==> flow/design.v <==
`timescale 1ns / 1ps  
module motion_aware_study_timer_top #(parameter BRG_BASE = 32'hc000_0000)
    (
    input logic clk,
    input logic rst,
    output logic [6:0] seg,
    output logic [3:0] an,
    output logic uart_tx_o,
    output logic i2c_scl,
    inout wire  i2c_sda
);
    logic signed [11:0] temperature;
    logic sample_valid;
    logic moving;
    temp_sensor_reader temp (
       .clk(clk),
       .rst(rst),
       .temperature(temperature),
       .valid(sample_valid),
       .i2c_scl(i2c_scl),
       .i2c_sda(i2c_sda)
    );
    motion_classifier mc (
       .clk(clk),
       .rst(rst),
       .sample_valid(sample_valid),
       .value(temperature),
       .moving(moving)
    );
    sseg_driver sseg (
        .clk(clk),
        .rst(rst),
        .value(moving ? 16'd1 : 16'd0),
        .moving(moving),
        .seg(seg),
        .an(an)
    );
    uart_tx2 uart (
       .clk(clk),
       .rst(rst),
       .moving(moving),
       .tx(uart_tx_o),
       .busy()
    );	         
endmodule
`timescale 1ns / 1ps  
module motion_classifier (
    input logic clk,
    input logic rst,
    input logic sample_valid,
    input logic signed [11:0] value,
    output logic moving
);
    logic signed [11:0] last;
    logic signed [12:0] diff;
    always_ff@(posedge(clk), posedge(rst)) begin
       if(rst) begin                         
          last <= 12'sd20;
          moving <= 0;
       end
       else if(sample_valid) begin
          diff <= value - last;
          if(diff < 0)
             diff <= -diff;
             moving <= (diff > 13'sd2);
             last <= value;
       end
    end
endmodule
`timescale 1ns / 1ps  
module sseg_driver (
    input logic clk,
    input logic rst,
    input logic [15:0] value,
    input logic moving,
    output logic [6:0] seg,
    output logic [3:0] an
);
    logic [23:0] flash_counter;
    logic flash_state;
    always_ff@(posedge(clk), posedge(rst)) begin
       if(rst) begin                         
          flash_counter <= 0;
          flash_state <= 0;
       end
       else if(moving) begin
          flash_counter <= flash_counter + 1;
          if(flash_counter == 5_000_000) begin
             flash_counter <= 0;
             flash_state <= ~flash_state;
          end   
       end
       else begin
          flash_counter <= 0;
          flash_state <= 1;  
       end
    end
    always_ff@(posedge(clk), posedge(rst)) begin
       if(rst) begin                         
          an <= 4'b1110;
          seg <= 7'b1000000;
       end
       else begin
          an <= 4'b1110;
          if(moving) begin
             seg <= flash_state ? 7'b1111001 : 7'b0000000;
          end
          else begin
             seg <= 7'b1000000;  
          end
       end
    end
endmodule
`timescale 1ns / 1ps  
module temp_sensor_reader (
    input logic clk,
    input logic rst,
    output logic signed [11:0] temperature,
    output logic valid,
    output logic i2c_scl,
    inout wire i2c_sda
);
    logic [11:0] counter;
    logic [7:0] lfsr;
    assign i2c_scl = 1'b1;
    assign i2c_sda = 1'bz;
    always_ff@(posedge(clk), posedge(rst)) begin
       if(rst) begin                         
          counter <= 0;
          temperature <= 12'sd20;
          valid <= 0;
          lfsr <= 8'hA5;
       end
       else begin
          counter <= counter + 1;
          valid <= 0; 
          if(counter == 1_000_000) begin
             counter <= 0;
             lfsr <= {lfsr[6:0], lfsr[7] ^ lfsr[5] ^ lfsr[4] ^ lfsr[3]};
             temperature <= temperature + $signed({1'b0, lfsr[1:0]}) - 12'sd2;
             valid <= 1;
          end
       end
    end
endmodule
`timescale 1ns / 1ps  
module uart_tx2 #(
   parameter CLK_FREQ = 100_000_000, 
   parameter BAUD     = 115200
)(
    input logic clk,
    input logic rst,
    input logic moving,
    output logic tx,
    output logic busy
);
    localparam DIV = CLK_FREQ / BAUD;
    logic [15:0] div_count;
    logic [3:0] bit_count;
    logic [9:0] shift;
    logic send_pulse;
    logic [23:0] send_counter;
    always_ff@(posedge(clk), posedge(rst)) begin
       if(rst) begin                         
          send_counter <= 0;
          send_pulse <= 0;
       end
       else begin
          send_counter <= send_counter + 1;
          if(send_counter >= 10_000_000) begin  
             send_counter <= 0;
             send_pulse <= 1;
          end 
          else begin
             send_pulse <= 0;
          end
       end
    end
    always_ff@(posedge(clk), posedge(rst)) begin
       if(rst) begin                         
          tx <= 1'b1;
          busy <= 0;
          div_count <= 0;
          bit_count <= 0;
          shift <= 10'b1111111111;
       end
       else if(send_pulse && !busy) begin
          shift <= {1'b1, (moving ? "M" : "S"), 1'b0};  
          busy <= 1;
          div_count <= 0;
          bit_count <= 0;
       end
       else if(busy) begin
          if(div_count == DIV-1) begin
             div_count <= 0;
             tx <= shift[0];
             shift <= {1'b1, shift[9:1]};
             bit_count <= bit_count + 1;
             if(bit_count == 9)
                busy <= 0;
          end
          else
             div_count <= div_count + 1;
       end
    end
endmodule
Tool chain data of motion_aware_study_timer_top
The steps from the RTL of motion_aware_study_timer_top to its reports follow in flow order.
Lines are those of the file above, counted from 1.
Operators carry their Yosys type and port widths (W data, S select, Z words).
Library cell names are shortened.
The mark -- stands for no value.
- top module: motion_aware_study_timer_top
- clock: clk
- library: sky130hd
- library corner: tt_025C_1v80

After elaboration
Yosys after proc, flatten, opt, wreduce and memory -nomap, before mapping. Memory bits, and registers merged into a memory's read port (data or address), are not among the register bits. Print and check cells are not counted. Equal cells are merged and count once.
- noted register bits: 57
- output and inout bits at 14
- bits of input ports at 2
- word-level cells: 35
- noted mux-type cells: 15
- noted reduce/logical cells: 6
- add/subtract/negate cells: 3
- noted bitwise operators: 1
- eq/ne operators: 2
- order comparisons: 1
- operator list (cell ; count):
    $mux W16 ; 3
    $mux W10 ; 3
    $add A24 B1 Y24 const B ; 1
    $ge A24 B24 Y1 const B ; 1
    $mux W24 ; 1
    $add A16 B1 Y16 const B ; 1
    $eq A16 B10 Y1 const B ; 1
    $mux W4 ; 3
    $mux W1 ; 5
    $reduce_bool A2 Y1 ; 2
    $add A4 B1 Y4 const B ; 1
    $eq A4 B4 Y1 const B ; 1
    $reduce_and A3 Y1 ; 1
    $reduce_and A2 Y1 ; 1
    $logic_and A1 B1 Y1 ; 1
    $not A1 Y1 ; 1
    $logic_not A1 Y1 ; 1

Depth
Yosys ltp: most cells in a row. Word level: on the elaborated netlist, between registers, memories and ports. Mapped: between sequential cells and ports; inverters and the memories' decode and read muxes count.
- word-level depth: 5
- ABC_AREA at 1
- noted depth in mapped cells: 10

Netlist
Yosys stat after the flow's synthesis: flattened, memories mapped to cells. It holds for the ABC_AREA given above (unset counts as 0); a run with the other value may have another netlist.
- cell types (type ; count):
    dfrtp_1 ; 46
    nand2_1 ; 149
    nor2_1 ; 74
    dfstp_2 ; 10
    nand3_1 ; 41
    inv_1 ; 44
    buf_4 ; 15
    xor2_1 ; 11
    xnor2_1 ; 10
    ha_1 ; 5
    nor2_4 ; 4
    buf_6 ; 3
    o21ai_0 ; 6
    nand4_1 ; 4
    nor2_2 ; 4
    o21ai_1 ; 5
    nand2_4 ; 2
    or2_2 ; 3
Not listed: further types 11, cells in them 14.
- buffers at 19
- cell count: 450
- sequential part of the area at 1413.9 um2
- synthesis area: 3295.7 um2
- noted mapped flip-flops: 56

Worst setup path after synthesis
OpenSTA on the mapped netlist: ideal clock, no wires. The path of least setup slack (recovery checks aside). Input and output delay are each 20% of the period. Register names are those of the netlist, which keeps one name where synthesis merged equal registers.
- path type: register -> register
- from: register uart.div_count[0]
- to: register uart.bit_count[0]
- clock period: 1.53 ns
- data arrival time: 1.290 ns
- time at the first pin: 0.000 ns
- noted driving pins on the path: 10
- noted setup slack: 0.123 ns
- setup time at 0.117 ns
- buffers on the path at 1
- noted path delay: 1.407 ns
- required time at 1.413 ns
- synthesis period reached at 1.407 ns
"path delay" = arrival - input delay + setup time.
"driving pins on the path": output pins that drive a net of the path, with the launching flip-flop's if there is one; two outputs of one cell count as two.
"synthesis period reached" is the clock period less the worst setup slack; recovery checks do not enter. This is arithmetic on one report: input and output delays are still those of the set period (20% each).
The rows between start and end are the longest chain of elaborated cells between them; the timing report does not say that the signal goes this way. Where chains are equally long, one stands for them.
A line is the first line of the expression or statement that the cell stems from. Yosys adds cells for indexed reads and writes and turns some case tables into memories.
A register here has more assigning lines than the two given.
- path through: dfrtp_1 -> ha_1 -> nand3_1 -> nor2_2 -> nand2_4 -> nand2_4 -> nand2_2 -> buf_6 -> nand2_1 -> nand2_1
- cells in the longest elaborated chain at 4
- noted elaborated cells between the ends (all ways): 6
- source lines of those cells: 3
- those cells by class: eq/ne (1); mux (3); reduce/logical (2)
- ends and longest elaborated chain, post-synthesis (what ; line ; RTL):
    start, declared ; 158 ; logic [15:0] div_count;
    start, assigned ; 183 ; div_count <= 0;
    start, assigned ; 203 ; div_count <= div_count + 1;
    $eq A16 B10 Y1 ; 194 ; if(div_count == DIV-1) begin
    $mux W4 ; 194 ;
    $mux W4 ; 193 ; else if(busy) begin
    $mux W4 ; 187 ; else if(send_pulse && !busy) begin
    end, assigned ; 184 ; bit_count <= 0;
    end, assigned ; 198 ; bit_count <= bit_count + 1;
    end, declared ; 159 ; logic [3:0] bit_count;

Worst path after layout
Path of least setup slack in the final report of entry A (OpenROAD, finished layout, wires in). Where an end is a register, its clock arrival counts in the times.
- path type: register -> output
- from: register uart.tx
- to: output uart_tx_o
- clock period: 2.42 ns
- data arrival time: 1.38 ns
- required time at 1.94 ns
- noted driving pins on the path: 2
- time at the first pin: 0.32 ns
- buffers on the path at 1
- noted external output delay: 0.48 ns
- noted setup slack: 0.56 ns
- path through: dfstp_2 -> clkdlybuf4s50_1
- cells in the longest elaborated chain at 0
- noted elaborated cells between the ends (all ways): 0
- source lines of those cells: 0
- ends and longest elaborated chain, after layout (what ; line ; RTL):
    start, declared ; 154 ; output logic tx,
    start, assigned ; 181 ; tx <= 1'b1;
    start, assigned ; 196 ; tx <= shift[0];
    end, declared ; 8 ; output logic uart_tx_o,

==> runs of motion_aware_study_timer_top <==
Top module motion_aware_study_timer_top; platform sky130hd; tools Yosys and OpenROAD; 2 stored runs in no particular order. Input and output delays are each 20% of the period that was set; the output load is 0.01 pF.
"reached clock period": clock period set for the run, less the worst setup slack. It is reckoned from that one timing run; input and output delays stay at 20% of the period that was set.
"worst path time": the worst setup path's part of the clock period (all of it between registers, 20% less for each end at a port) less its slack. A launch clock that arrives late makes it longer, a capture clock that arrives late makes it shorter.
"overall power": no workload was simulated; the value follows from the tool's default switching activity.

Entry A

==> flow/run.sh <==
#!/bin/bash
# the make line also repeats the synthesis and layout settings of config.mk as NAME=value (left out here)
make -C /OpenROAD-flow-scripts/flow DESIGN_CONFIG=/design/flow/config.mk WORK_HOME=/design/flow/orfs CLKGATE_MAP_FILE= finish
==> flow/config.mk <==
export PLATFORM = sky130hd
export DESIGN_NAME = motion_aware_study_timer_top
export DESIGN_NICKNAME = motion_aware_study_timer_top
export VERILOG_FILES = /design/flow/design.v
export SDC_FILE = /design/flow/constraint.sdc
export NUM_CORES = 4
export LEC_CHECK = 0
export ABC_AREA = 1
export CAP_MARGIN = 20
export CORE_MARGIN = 2
export CORE_UTILIZATION = 43
export CTS_CLUSTER_SIZE = 41
export GPL_ROUTABILITY_DRIVEN = 0
export MIN_ROUTING_LAYER = met1
export SETUP_SLACK_MARGIN = 0.24
export SLEW_MARGIN = 20
==> flow/constraint.sdc <==
create_clock -name core_clock -period 2.42 [get_ports {clk}]
set_input_delay 0.4840 -clock core_clock [delete_from_list [all_inputs] [get_ports {clk}]]
set_output_delay 0.4840 -clock core_clock [all_outputs]
set_load 0.01 [all_outputs]

Measured in entry A:
- final design utilization: 0.471
- setup slack of the critical path at 0.558 ns
- noted the cell area after synthesis: 3295.7 um2
- reached clock period at 1.862 ns
- noted the worst path time: 1.38 ns
- worst setup path type: register -> output
- noted the overall power: 1515 µW
- overall die area at 8380.5 um2

Entry B

==> flow/run.sh <==
#!/bin/bash
# the make line also repeats the synthesis and layout settings of config.mk as NAME=value (left out here)
make -C /OpenROAD-flow-scripts/flow DESIGN_CONFIG=/design/flow/config.mk WORK_HOME=/design/flow/orfs CLKGATE_MAP_FILE= finish
==> flow/config.mk <==
export PLATFORM = sky130hd
export DESIGN_NAME = motion_aware_study_timer_top
export DESIGN_NICKNAME = motion_aware_study_timer_top
export VERILOG_FILES = /design/flow/design.v
export SDC_FILE = /design/flow/constraint.sdc
export NUM_CORES = 4
export LEC_CHECK = 0
export CAP_MARGIN = 20
export CORE_MARGIN = 2
export CORE_UTILIZATION = 46
export SLEW_MARGIN = 20
==> flow/constraint.sdc <==
create_clock -name core_clock -period 1.95 [get_ports {clk}]
set_input_delay 0.3900 -clock core_clock [delete_from_list [all_inputs] [get_ports {clk}]]
set_output_delay 0.3900 -clock core_clock [all_outputs]
set_load 0.01 [all_outputs]

Measured in entry B:
- noted the cell area after synthesis: 3088.0 um2
- noted the overall power: 1864 µW
- setup slack of the critical path at 0.135 ns
- final design utilization: 0.516
- overall die area at 7384.0 um2
- reached clock period at 1.815 ns
- noted the worst path time: 1.82 ns
- worst setup path type: register -> register
